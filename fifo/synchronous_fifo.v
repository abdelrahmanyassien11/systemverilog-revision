==> flow/design.v <==
module synchronous_fifo#(parameter FIFO_WIDTH = 16, NO_OF_ELEMENTS = 16, FIFO_DEPTH = $clog2(NO_OF_ELEMENTS-1))
(	input clk, resetn, w_en, r_en,
	input [FIFO_WIDTH-1:0] d_in,
	output [FIFO_WIDTH-1:0] d_out
	);
	reg [FIFO_WIDTH-1:0] d_out_reg;
	reg [FIFO_WIDTH-1:0] mem [NO_OF_ELEMENTS-1:0];
	reg [FIFO_DEPTH:0] w_ptr, r_ptr;
	wire full, empty;
	assign full = ((w_ptr[FIFO_DEPTH] == !r_ptr[FIFO_DEPTH]) & (w_ptr[FIFO_DEPTH-1:0] == r_ptr[FIFO_DEPTH-1:0])); 
	assign empty = (w_ptr == r_ptr);
	always@(posedge clk or negedge resetn) begin
		if(~resetn)begin
			w_ptr <= 0;
		end
		else if(w_en && !full) begin
			mem[w_ptr] <= d_in;
			if(w_ptr < NO_OF_ELEMENTS-1) begin
				w_ptr <= w_ptr+1;
			end
			else begin
				w_ptr <= 0;
			end
		end
	end
	always@(posedge clk or negedge resetn) begin
		if(~resetn)begin
			r_ptr <= 0;
			d_out_reg <= 0;
		end
		else if(r_en && !empty) begin
			d_out_reg <= mem[r_ptr];
			if(r_ptr < NO_OF_ELEMENTS-1) begin
				r_ptr <= r_ptr+1;
			end
			else begin
				r_ptr <= 0;
			end
		end
	end
	assign d_out = d_out_reg; 
endmodule
# From RTL to reports: synchronous_fifo
# The steps from the RTL of synchronous_fifo to its reports follow in flow order.
# Lines are those of the file above, counted from 1.
# Cell names lack the library's common part.
# Not given: --
# design
design,synchronous_fifo
clock,clk
cell_library,sky130hd
lib_corner,tt_025C_1v80

# Word level
# Counts by Yosys on the flattened word-level netlist (proc, flatten, opt, wreduce). Print and check cells are left out. Cells with the same type and inputs are merged into one.
# bits
ff_bits,282
output_inout_bits,16
# op_classes
add_sub_neg,2
compare,2
equal,33
n_mux,3
n_logic,1
reduce_logical,23
# ops
operator,count
parallel mux 16 bit (select 16 bit),1
equality test 4 bit with constant B,16
AND reduction 3 bit,16
equality test 4 x 3 -> 1 bit with constant B,8
equality test 4 x 2 -> 1 bit with constant B,4
adder 5 x 1 -> 5 bit with constant B,2
< comparator 5 x 4 -> 1 bit with constant B,2
two-way mux 5 bit,2
equality test 4 x 1 -> 1 bit with constant B,2
logical NOT 4 bit,2
equality test 5 bit,1
equality test 4 bit,1
logical NOT 1 bit,3
logical AND 1 bit,2
equality test 1 bit,1
AND 1 bit,1

# Logic depth
# Yosys ltp: most cells in a row. Word level: on the elaborated netlist, between registers, memories and ports. Mapped: between sequential cells and ports; inverters and the memories' decode and read muxes count.
# depth
ltp_word,6
abc_area,0
mapped_depth,9

# Mapped cells and area
# The flow's flattened synthesis, as Yosys stat reports it; memories are mapped. The netlist is that of the ABC_AREA named above (0 if unset); the other value can give another one.
# Totals and module areas in this step are rounded.
# by_type
cell_type,count,type_area_um2
edfxtp_1,256,7.69E+03
dfrtp_1,26,650.624
a22oi_1,45,337.824
nand2_1,40,150.144
mux2_2,13,146.39
a221oi_1,14,122.618
o22ai_1,19,118.864
buf_2,23,115.11
a22o_1,13,113.859
o31ai_1,15,112.608
mux2i_1,11,110.106
nor2_1,28,105.101
ha_1,8,100.096
a21oi_1,19,95.091
a222oi_1,9,90.086
a32oi_1,9,78.826
buf_6,6,67.565
and4_1,7,61.309
# Not listed: further types 40, cells in them 144.
# mapped
stdcells,705
area_um2,11100
flip_flops,282
n_buf,54

# Timing after synthesis
# Source: OpenSTA report_checks on the synthesized netlist (no wires, ideal clock, input and output delay 20% of the period each), path of least setup slack; recovery checks are left aside. Register names are those of the netlist, which keeps one name where synthesis merged equal registers.
# synth_timing
path_kind,input to register
from,input port w_en
to,register mem[3][0]
clock_period_ns,4.21
input_delay_ns,0.842
arrival_time_ns,2.721
required_time_ns,3.780
slack_ns,1.058
path_delay_ns,2.309
path_stages,3
path_buffers,1
period_less_setup_slack_ns,3.152
# "path_delay_ns" is the arrival time less input delay plus setup time.
# "path_stages": output pins that drive a net of the path, with the launching flip-flop's if there is one; two outputs of one cell count as two.
# "period_less_setup_slack_ns" = period - worst setup slack (recovery checks aside). The figure is calculated, with input and output delays left at 20% of the set period.
# Between the ends stands the longest chain of elaborated cells between them, by number of cells; it is not shown to be the way that was timed. Of several equally long chains one is given.
# Each line given opens the expression or statement behind the cell; cells for indexed reads and writes are added by Yosys, which also makes memories of some case tables.
# synth_between
path_cell_list,o21ai_1 > buf_2 > nor4_1
elab_chain_len,2
cells_between,2
lines_between,1
cone_classes,2 x reduce/logical
# synth_lines
element,line,text
"start, declared",2,"( input clk, resetn, w_en, r_en,"
logical AND 1 bit,16,else if(w_en && !full) begin
AND reduction 3 bit,--,
"end, assigned",17,mem[w_ptr] <= d_in;
"end, declared",7,reg [FIFO_WIDTH-1:0] mem [NO_OF_ELEMENTS-1:0];

# Worst path after layout
# Path of least setup slack in the final report of run 1 (OpenROAD, finished layout, wires in). Where an end is a register, its clock arrival counts in the times.
# layout_timing
path_kind,register to register
from,register r_ptr[2]
to,register mem[8][0]
clock_period_ns,2.83
arrival_time_ns,2.59
required_time_ns,2.97
slack_ns,0.38
path_stages,7
path_buffers,1
# Between the ends stands the longest chain of elaborated cells between them, by number of cells; it is not shown to be the way that was timed. Of several equally long chains one is given.
# A register here has more assigning lines than the two given.
# layout_between
path_cell_list,dfrtp_1 > buf_6 > xnor2_1 > nand4_1 > o21ai_2 > nor2_1 > and4_2
elab_chain_len,5
cells_between,5
lines_between,2
cone_classes,1 x eq/ne; 1 x logic; 3 x reduce/logical
# layout_lines
element,line,text
"start, declared",8,"reg [FIFO_DEPTH:0] w_ptr, r_ptr;"
"start, assigned",28,r_ptr <= 0;
"start, assigned",34,r_ptr <= r_ptr+1;
equality test 4 bit,10,assign full = ((w_ptr[FIFO_DEPTH] == !r_ptr[FIFO_DEPTH]) & (w_ptr[FIFO_DEPTH-1:0] == r_ptr[FIFO_DEPTH-1:0]));
AND 1 bit,10,
logical NOT 1 bit,16,else if(w_en && !full) begin
logical AND 1 bit,16,
AND reduction 3 bit,--,
"end, assigned",17,mem[w_ptr] <= d_in;
"end, declared",7,reg [FIFO_WIDTH-1:0] mem [NO_OF_ELEMENTS-1:0];

# Measured data: module synchronous_fifo, platform sky130hd, 2 stored runs of the flow under differing settings, order arbitrary. Input and output delays are each 20% of the period that was set; the output load is 0.01 pF.
# By "achievedPeriod_ns" is meant the clock period of the run minus its worst setup slack. This is arithmetic on one report: input and output delays are still those of the set period (20% each).
# "worst_path_ns" = time allowed to the worst setup path (clock period - input delay - output delay, where it has them) - its slack; a late launch clock adds to it, a late capture clock takes from it.
# "power_uw" rests on the timing tool's default activity at the inputs, not on a simulated workload.
# Results are given in rounded form.
# A setting shown as -- is not set for that run.
stored run,period_ns,CORE_UTILIZATION,SETUP_SLACK_MARGIN,PLACE_DENSITY_LB_ADDON,CELL_PAD_IN_SITES_DETAIL_PLACEMENT,TNS_END_PERCENT,GPL_TIMING_DRIVEN,CTS_CLUSTER_DIAMETER,CAP_MARGIN,CORE_MARGIN,SLEW_MARGIN,ys_area_um2,design_die_area_um2,final_cell_area_um2,finish.utilization_pct,setup_worst_slack_ns,tns_ns,hold_worst_slack_ns,power_uw,achievedPeriod_ns,worst_path_ns,worstPathKind
run 1,2.83,25,0.33,0.13,0,95,0,197,20,2,20,11100,46300,13700,31.0,0.381,0.000,0.474,14400,2.449,2.45,register to register
run 2,6.13,40,--,--,--,--,--,--,20,2,20,11100,29200,12700,45.9,2.74,0.000,0.480,5850,3.391,3.39,register to register
